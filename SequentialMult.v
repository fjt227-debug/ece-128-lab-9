==> flow/design.v <==
module SequentialMult(clk, rst, a, b, product,done);
input clk, rst;
input [3:0] a,b;
output reg[7:0] product; 
output reg done;
parameter s0_idle = 0, s1_multiply = 1, s2_update_result = 2, s3_done = 3;
reg[2:0] PS, NS;
reg [7:0] partial_product; 
reg [2:0] shift_count;
reg [7:0]multiplicand;  
reg [3:0] operand_bb;  
always @(posedge clk)
    begin
        if(rst)
            PS <= s0_idle;
        else
            PS <= NS;
    end
always@(posedge clk)
    begin
        case(PS)
            s0_idle: begin
                partial_product <= 8'b0;
                shift_count <= 0;
                multiplicand <= {4'b0000, a};
                operand_bb <= b;
                done <= 0;
                NS <= s1_multiply;   
            end
            s1_multiply: begin
                NS <= s2_update_result;
                if((operand_bb[0] == 0) && (shift_count < 4)) begin
                    partial_product <= partial_product;
                    shift_count <= shift_count + 1;
                    multiplicand <= multiplicand << 1;
                    operand_bb <= operand_bb >>1;
                end
                else if((operand_bb[0] == 1) && (shift_count < 4)) begin
                    partial_product <= partial_product + multiplicand;
                    shift_count <= shift_count + 1;
                    multiplicand <= multiplicand << 1;
                    operand_bb <= operand_bb >>1;
                end
            end
            s2_update_result: begin
                if(shift_count == 4) begin
                    NS <= s3_done;
                    product <= partial_product;
                end
                else begin
                    NS <= s1_multiply;
                end
            end
            s3_done: begin
                done <= 1'b1;
                NS <= s3_done;
            end
        endcase
    end
endmodule
**Reports on SequentialMult**

The steps from the RTL of SequentialMult to its reports follow in flow order.
Line numbers count from 1 in the design file above.
Operators: Yosys type, input widths -> output width; for muxes data width and select width s.
The mark -- stands for no value.

- Design top: SequentialMult
- Clock input: clk
- Standard-cell library: sky130hd
- Corner: tt_025C_1v80

**Word-level counts**

Source: Yosys, flattened and elaborated, memories not mapped. Widths are those after wreduce. Registers that Yosys merges into a memory's read port (data or address) are not register bits. Print and check cells do not count. Equal cells are merged and count once.

- Flip-flop bits (word level): 38
- Input bits: 10
- Output and inout port bits: 9
- Elaborated cells: 43

- $add $sub $neg: 2
- $lt $le $gt $ge: 1
- Equality and inequality tests: 7
- Mux-type cells: 15
- Bitwise operators: 1
- Reductions and logical operators: 9

Operators with widths:

| operator | number |
|---|---|
| $pmux 8 s2 | 2 |
| $mux 8 | 4 |
| $pmux 3 s4 | 1 |
| $add 8x8->8 | 1 |
| $pmux 4 s2 | 1 |
| $mux 4 | 2 |
| $eq 3x2->1 const B | 2 |
| $pmux 3 s2 | 1 |
| $mux 3 | 2 |
| $ne 2x2->1 const B | 2 |
| $reduce_and 2->1 | 2 |
| $reduce_bool 2->1 | 2 |
| $reduce_bool 4->1 | 1 |
| $add 3x1->3 const B | 1 |
| $eq 3x1->1 const B | 1 |
| $lt 3x3->1 const B | 1 |
| $eq 3x3->1 const B | 1 |
| $ne 3x3->1 const B | 1 |
| $logic_not 3->1 | 1 |
| $reduce_and 3->1 | 1 |
| $logic_and 1x1->1 | 2 |
| $pmux 1 s2 | 1 |
| $mux 2 | 1 |
| $not 1->1 | 1 |

**Longest topological paths**

Depth = most cells in a row (Yosys ltp): at word level without a register or memory, in the mapped netlist without a sequential cell, where the memories' decode and read muxes count.

- Depth in word-level cells: 5
- ABC_AREA: 0
- Mapped depth: 7
- Depth with buffers taken out: 7

**After synthesis**

Source: synth_stat.txt of the flow (Yosys; design flattened, memories mapped). It holds for the ABC_AREA given above (unset counts as 0); a run with the other value may have another netlist.
The area totals of this step are shown rounded.

- Cells in the netlist: 126
- Mapped area: 0.00171 mm^2
- Sequential area: 0.00106 mm^2
- Flip-flop cells: 36

Cells by type:

| cell | number |
|---|---|
| sky130_fd_sc_hd__edfxtp_1 | 34 |
| sky130_fd_sc_hd__ha_1 | 14 |
| sky130_fd_sc_hd__mux2_2 | 6 |
| sky130_fd_sc_hd__inv_1 | 11 |
| sky130_fd_sc_hd__dfxtp_1 | 2 |
| sky130_fd_sc_hd__and2_1 | 6 |
| sky130_fd_sc_hd__nor2b_1 | 6 |
| sky130_fd_sc_hd__o21ai_0 | 6 |
| sky130_fd_sc_hd__a21oi_1 | 5 |
| sky130_fd_sc_hd__nor3_1 | 5 |
| sky130_fd_sc_hd__o21a_1 | 3 |
| sky130_fd_sc_hd__fa_1 | 1 |
| sky130_fd_sc_hd__xnor2_1 | 2 |
| sky130_fd_sc_hd__nor2_1 | 4 |
| sky130_fd_sc_hd__o31ai_1 | 2 |
| sky130_fd_sc_hd__a211oi_2 | 1 |
| sky130_fd_sc_hd__nand3_1 | 2 |
| sky130_fd_sc_hd__o211a_1 | 1 |

Other cell types: 14; their cells: 15.

**Worst setup path after synthesis**

Path of least setup slack by OpenSTA after synthesis, without wires, with an ideal clock, recovery checks aside; 20% of the period is set as input and as output delay. Where synthesis merged equal registers, the netlist keeps one of their names.

- Path kind: register -> register
- Start point: reg PS[1]
- End point: reg (name not given)
- Period: 3,050 ps
- Library setup time: 330 ps
- Launch time at the first pin: 0 ps
- Data arrival time: 2,359 ps
- Required time: 2,720 ps
- Path slack: 360 ps
- Delay of the path: 2,689 ps
- Stages: 6
- Path buffers: 0
- Synthesis period reached: 2,690 ps

"delay of the path" = arrival - input delay + setup time.
"stages" counts driving pins, that of a launching flip-flop among them; a cell with two outputs on the path counts twice.
"synthesis period reached" is the clock period less the worst setup slack; recovery checks do not enter. This is arithmetic on one report: input and output delays are still those of the set period (20% each).
The rows between start and end are the longest chain of elaborated cells between them; the timing report does not say that the signal goes this way. Where chains are equally long, one stands for them.
A line is the first line of the expression or statement that the cell stems from. Yosys adds cells for indexed reads and writes and turns some case tables into memories.
Only ways into the end's enable, where the timed path ends, are counted here.

- Cell sequence: sky130_fd_sc_hd__dfxtp_1 sky130_fd_sc_hd__inv_1 sky130_fd_sc_hd__ha_1 sky130_fd_sc_hd__clkinv_1 sky130_fd_sc_hd__o21ai_0 sky130_fd_sc_hd__o21a_1
- Cells in the longest elaborated chain: 3
- Elaborated cells between the ends (all ways): 6
- Source lines of those cells: 1
- Classes of those cells: eq/ne: 3; reduce/logical: 3

Ends and longest elaborated chain, post-synthesis:

| element | RTL line | RTL |
|---|---|---|
| start, declared | 7 | `reg[2:0] PS, NS;` |
| start, assigned | 15 | `PS <= s0_idle;` |
| start, assigned | 17 | `PS <= NS;` |
| $eq 3x1->1 | 21 | `case(PS)` |
| $ne 2x2->1 | -- |  |
| $reduce_and 3->1 | -- |  |
| end, assigned | 33 |  |
| end, assigned | 39 |  |
| end, declared | 8 |  |

**Worst path after layout**

From the final timing report of flow run 1: the path of least setup slack in the routed layout; clock arrival at registers is part of the times.
The path's times are printed in steps of 10 ps; the period is the one set.

- Path kind: register -> register
- Start point: reg PS[1]
- End point: reg (name not given)
- Period: 3,670 ps
- Library setup time: 330 ps
- Launch time at the first pin: 350 ps
- Data arrival time: 2,610 ps
- Required time: 3,680 ps
- Path slack: 1,080 ps
- Stages: 6
- Path buffers: 0

The rows between start and end are the longest chain of elaborated cells between them; the timing report does not say that the signal goes this way. Where chains are equally long, one stands for them.
Only ways into the end's enable, where the timed path ends, are counted here.

- Cell sequence: sky130_fd_sc_hd__dfxtp_1 sky130_fd_sc_hd__inv_1 sky130_fd_sc_hd__ha_1 sky130_fd_sc_hd__clkinv_1 sky130_fd_sc_hd__o21ai_1 sky130_fd_sc_hd__o21a_1
- Cells in the longest elaborated chain: 3
- Elaborated cells between the ends (all ways): 6
- Source lines of those cells: 1
- Classes of those cells: eq/ne: 3; reduce/logical: 3

Ends and longest elaborated chain, post-layout:

| element | RTL line | RTL |
|---|---|---|
| start, declared | 7 | `reg[2:0] PS, NS;` |
| start, assigned | 15 | `PS <= s0_idle;` |
| start, assigned | 17 | `PS <= NS;` |
| $eq 3x1->1 | 21 | `case(PS)` |
| $ne 2x2->1 | -- |  |
| $reduce_and 3->1 | -- |  |
| end, assigned | 33 |  |
| end, assigned | 39 |  |
| end, declared | 8 |  |

Appendix: measured runs

SequentialMult through Yosys and OpenROAD on sky130hd: 2 stored runs, unordered, with their settings and measured results. The constraints put input and output delay at 20% of the set period each and load the outputs with 0.01 pF.
"reached clock period" = clock period - worst setup slack. The figure is calculated, with input and output delays left at 20% of the set period.
"time of the worst setup path" = time allowed to the worst setup path (clock period - input delay - output delay, where it has them) - its slack; a late launch clock adds to it, a late capture clock takes from it.
"total design power": no workload was simulated; the value follows from the tool's default switching activity.
"time of the worst setup path" is given in steps of 10 ps.
The measured numbers are rounded.
Among the settings, -- means not set for that run.

| item | flow run 1 | flow run 2 |
|---|---|---|
| period_ns | 3.67 | 4.71 |
| CORE_UTILIZATION | 51 | 54 |
| SETUP_SLACK_MARGIN | 0.2 | -- |
| PLACE_DENSITY_LB_ADDON | 0.14 | 0.26 |
| TNS_END_PERCENT | 85 | -- |
| CTS_CLUSTER_SIZE | 24 | -- |
| CTS_CLUSTER_DIAMETER | 326 | 175 |
| CAP_MARGIN | 35 | 20 |
| MIN_ROUTING_LAYER | met2 | met2 |
| CORE_MARGIN | 2 | 3 |
| SLEW_MARGIN | 20 | 20 |
| ABC_AREA | -- | 1 |
| GPL_TIMING_DRIVEN | -- | 1 |
| reached clock period (ps) | 2,595 | 2,416 |
| overall die area (mm^2) | 0.00384 | 0.00399 |
| setup slack of the worst path (ps) | 1,080 | 2,290 |
| chip area in the Yosys report (mm^2) | 0.00171 | 0.00177 |
| standard-cell area after routing (mm^2) | 0.00201 | 0.00211 |
| worst hold slack in the final report (ps) | 470 | 469 |
| total design power (mW) | 1.32 | 1.24 |
| time of the worst setup path (ps) | 2,590 | 2,420 |
| critical path kind | register -> register | register -> register |
| utilization of the finished layout | 0.611 | 0.687 |
| sum of negative setup slack (ps) | 0 | 0 |
